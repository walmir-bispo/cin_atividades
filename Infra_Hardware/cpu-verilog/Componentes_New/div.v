==> flow/design.v <==
module div(input wire[31:0] Input_A,
            input wire [31:0] Input_B,
            input wire reset,
            input wire clk,
            output wire [31:0] LO,
            output wire [31:0] HI,
            output wire exception
			);
  reg[63:0] resto;
  reg[6:0] counter;
  reg[63:0] divisor;
  reg[31:0] quociente;
  reg seletor;
  reg [31:0] auxException = Input_B;
  reg seletorException;
  reg [31:0] auxLO;
  reg [31:0] auxHI;
initial begin
    counter = 6'd0;
end
always @(posedge clk)
begin
  if(reset == 1'b1)begin
    resto = 64'd0;
    counter = 32'd0;
    divisor = 64'd0;
    quociente = 32'd0;
    seletor = 1'b0;
	  seletorException = 1'b0;
    end
    if(counter == 0)begin
      divisor[63:32] = Input_B;
      counter = counter + 1'b1;
    end
    if(auxException == 32'd0)begin
      seletorException = 1;
      counter = 6'd33;
    end
    else if(counter <= 6'd33) begin
      resto = divisor - resto;
      if(resto >= 0)begin
      quociente = quociente << 1;
      quociente[0] = 1'b1;
      end
      else begin
        resto = divisor + resto;
        quociente = quociente << 1;
        quociente[0] = 1'b0;
      end
    divisor = divisor >> 1; 
    counter = counter + 1;
      if(counter == 6'd33)begin
        seletor = 1;
      end
    end
  end
assign HI = seletor ? resto[31:0]:0;
assign LO = seletor ? quociente:0;
assign exception = seletorException ? 1:0;
endmodule
# Step by step through the tools: div
# The steps from the RTL of div to its reports follow in flow order.
# Line numbers count from 1 in the design file above.
# Cell names lack the library's common part.
# Not given: n/a
# inputs
design	div
clk_port	clk
cell_library	sky130hd
pvt_corner	tt_025C_1v80

# After elaboration
# Yosys after proc, flatten, opt, wreduce and memory -nomap, before mapping. Enables and synchronous resets that opt folds into registers are not counted as muxes. Memory bits, and registers merged into a memory's read port (data or address), are not among the register bits. Print and check cells are not counted. Equal cells are merged and count once.
# word_totals
input_bits	66
elab_cells	37
ff_bits	169
# op_classes
n_reduce_logical	2
cmp	2
eq_ne	1
mux	22
add_sub_neg	4
# op_table
op	n
64-bit two-way mux	7
32-bit two-way mux	6
64-bit by 1-bit greater-or-equal comparator with 1-bit output (second input constant)	1
64-bit adder	1
64-bit subtractor	1
32-bit zero test	1
7-bit two-way mux	3
7-bit by 1-bit adder with 7-bit output (second input constant)	2
7-bit by 6-bit less-or-equal comparator with 1-bit output (second input constant)	1
7-bit by 6-bit equality test with 1-bit output (second input constant)	1
7-bit zero test	1
1-bit two-way mux	6

# Depth
# Yosys ltp: most cells in a row. Word level: on the elaborated netlist, between registers, memories and ports. Mapped: between sequential cells and ports; inverters and the memories' decode and read muxes count.
# logic_depth
ltp_word	8
abc_area	0
mapped_depth	15
mapped_depth_nobuf	12

# After synthesis
# Source: synth_stat.txt of the flow (Yosys; design flattened, memories mapped). It holds for the ABC_AREA given above (unset counts as 0); a run with the other value may have another netlist.
# Totals and module areas in this step are rounded.
# by_type
cell_type	n	type_area_um2
dfxtp_1	137	2742.63
nand2_1	189	709.43
a21oi_1	104	520.499
ha_1	33	412.896
and2_1	65	406.64
mux2i_1	38	380.365
nand2b_1	42	262.752
nor3b_1	31	232.723
nor2b_1	32	200.192
o21ai_0	35	175.168
clkbuf_1	44	165.158
nor2_1	37	138.883
xnor2_1	14	122.618
a21o_1	15	112.608
xor2_1	11	96.342
inv_1	21	78.826
nor4_1	9	56.304
o21bai_1	7	52.55
# Not listed: further types 33, cells in them 89.
# synth_totals
sequential_area_um2	2740
yosys_area_um2	7520
mapped_cells	953
flip_flops	137

# Path before layout
# Source: OpenSTA report_checks on the synthesized netlist (no wires, ideal clock, input and output delay 20% of the period each), path of least setup slack; recovery checks are left aside. Register names are those of the netlist, which keeps one name where synthesis merged equal registers.
# synth_path
path_type	input to register
from	input port reset
to	register resto[24]
path_stages	14
slack_ns	1.553
period_ns	6.05
delay_ns	3.288
launch_ns	1.210
t_arrival_ns	4.436
input_delay_ns	1.210
t_required_ns	5.988
synth_period_reached_ns	4.497
# "delay_ns" is the arrival time less input delay plus setup time.
# "path_stages": output pins that drive a net of the path, with the launching flip-flop's if there is one; two outputs of one cell count as two.
# "synth_period_reached_ns" is the clock period less the worst setup slack; recovery checks do not enter. This is arithmetic on one report: input and output delays are still those of the set period (20% each).
# Between the ends stands the longest chain of elaborated cells between them, by number of cells; it is not shown to be the way that was timed. Of several equally long chains one is given.
# Each line given opens the expression or statement behind the cell; cells for indexed reads and writes are added by Yosys, which also makes memories of some case tables.
# At most two assigning lines are given for a register; there are more.
# synth_via
cell_sequence	clkbuf_1 > clkbuf_1 > nand2b_1 > ha_1 > fa_1 > nor2b_4 > o31a_1 > o311ai_4 > a31oi_1 > a2111o_1 > a211o_1 > a211o_1 > a2111o_1 > nand3_1
elab_chain_len	8
# synth_lines
element	line	rtl
from (decl)	3	input wire reset,
7-bit two-way mux	23	if(reset == 1'b1)begin
7-bit zero test	31	if(counter == 0)begin
32-bit two-way mux	31
64-bit subtractor	40	resto = divisor - resto;
64-bit by 1-bit greater-or-equal comparator with 1-bit output	41	if(resto >= 0)begin
64-bit two-way mux	41
64-bit two-way mux	39	else if(counter <= 6'd33) begin
64-bit two-way mux	35	if(auxException == 32'd0)begin
to (assign)	40
to (assign)	46	resto = divisor + resto;
to (decl)	9	reg[63:0] resto;

# Timing after layout
# From the final timing report of flow run A: the path of least setup slack in the routed layout; clock arrival at registers is part of the times.
# layout_path
path_type	input to register
from	input port reset
to	register resto[24]
t_required_ns	4.67
period_ns	4.31
launch_ns	0.86
path_stages	13
input_delay_ns	0.86
slack_ns	0.53
t_arrival_ns	4.14
# Between the ends stands the longest chain of elaborated cells between them, by number of cells; it is not shown to be the way that was timed. Of several equally long chains one is given.
# At most two assigning lines are given for a register; there are more.
# layout_via
cell_sequence	buf_4 > nand2b_1 > ha_1 > fa_1 > nor2b_4 > o31a_1 > o311ai_4 > a31oi_1 > a2111o_1 > a211o_1 > a211o_1 > a2111o_1 > nand3_1
elab_chain_len	8
# layout_lines
element	line	rtl
from (decl)	3	input wire reset,
7-bit two-way mux	23	if(reset == 1'b1)begin
7-bit zero test	31	if(counter == 0)begin
32-bit two-way mux	31
64-bit subtractor	40	resto = divisor - resto;
64-bit by 1-bit greater-or-equal comparator with 1-bit output	41	if(resto >= 0)begin
64-bit two-way mux	41
64-bit two-way mux	39	else if(counter <= 6'd33) begin
64-bit two-way mux	35	if(auxException == 32'd0)begin
to (assign)	40
to (assign)	46	resto = divisor + resto;
to (decl)	9	reg[63:0] resto;

# Below are 2 stored runs of the flow (Yosys, OpenROAD; platform sky130hd) on div, each with its settings and what was measured, unordered. Constraints: input delay and output delay 20% of the set period each, output load 0.01 pF.
# "achieved_period_ns" is the run's clock period less its worst setup slack. It is reckoned from that one timing run; input and output delays stay at 20% of the period that was set.
# "worst_path_time_ns": the worst setup path's part of the clock period (all of it between registers, 20% less for each end at a port) less its slack. A launch clock that arrives late makes it longer, a capture clock that arrives late makes it shorter.
# "totalPower_mw" rests on the timing tool's default activity at the inputs, not on a simulated workload.
# The measured numbers are rounded.
# Among the settings, -- means not set for that run.
name,flow run A,flow run B
period_ns,4.31,8.75
CORE_UTILIZATION,43,35
CORE_ASPECT_RATIO,0.63,0.93
CORE_MARGIN,2,5
CELL_PAD_IN_SITES_GLOBAL_PLACEMENT,0,--
ABC_AREA,0,--
GPL_TIMING_DRIVEN,1,1
GPL_ROUTABILITY_DRIVEN,1,1
CTS_CLUSTER_DIAMETER,113,--
SLEW_MARGIN,15,20
CAP_MARGIN,20,40
PLACE_DENSITY_LB_ADDON,--,0.01
CTS_CLUSTER_SIZE,--,61
yosys_chip_area_um2,7520,7520
die_footprint_um2,18600,24500
layout_stdcell_area_um2,9410,9320
setup_worst_slack_ns,0.530,3.60
tns_ns,0.000,0.000
totalPower_mw,3.48,1.73
achieved_period_ns,3.780,5.153
worst_path_time_ns,2.92,3.40
critical_path_type,input to register,input to register
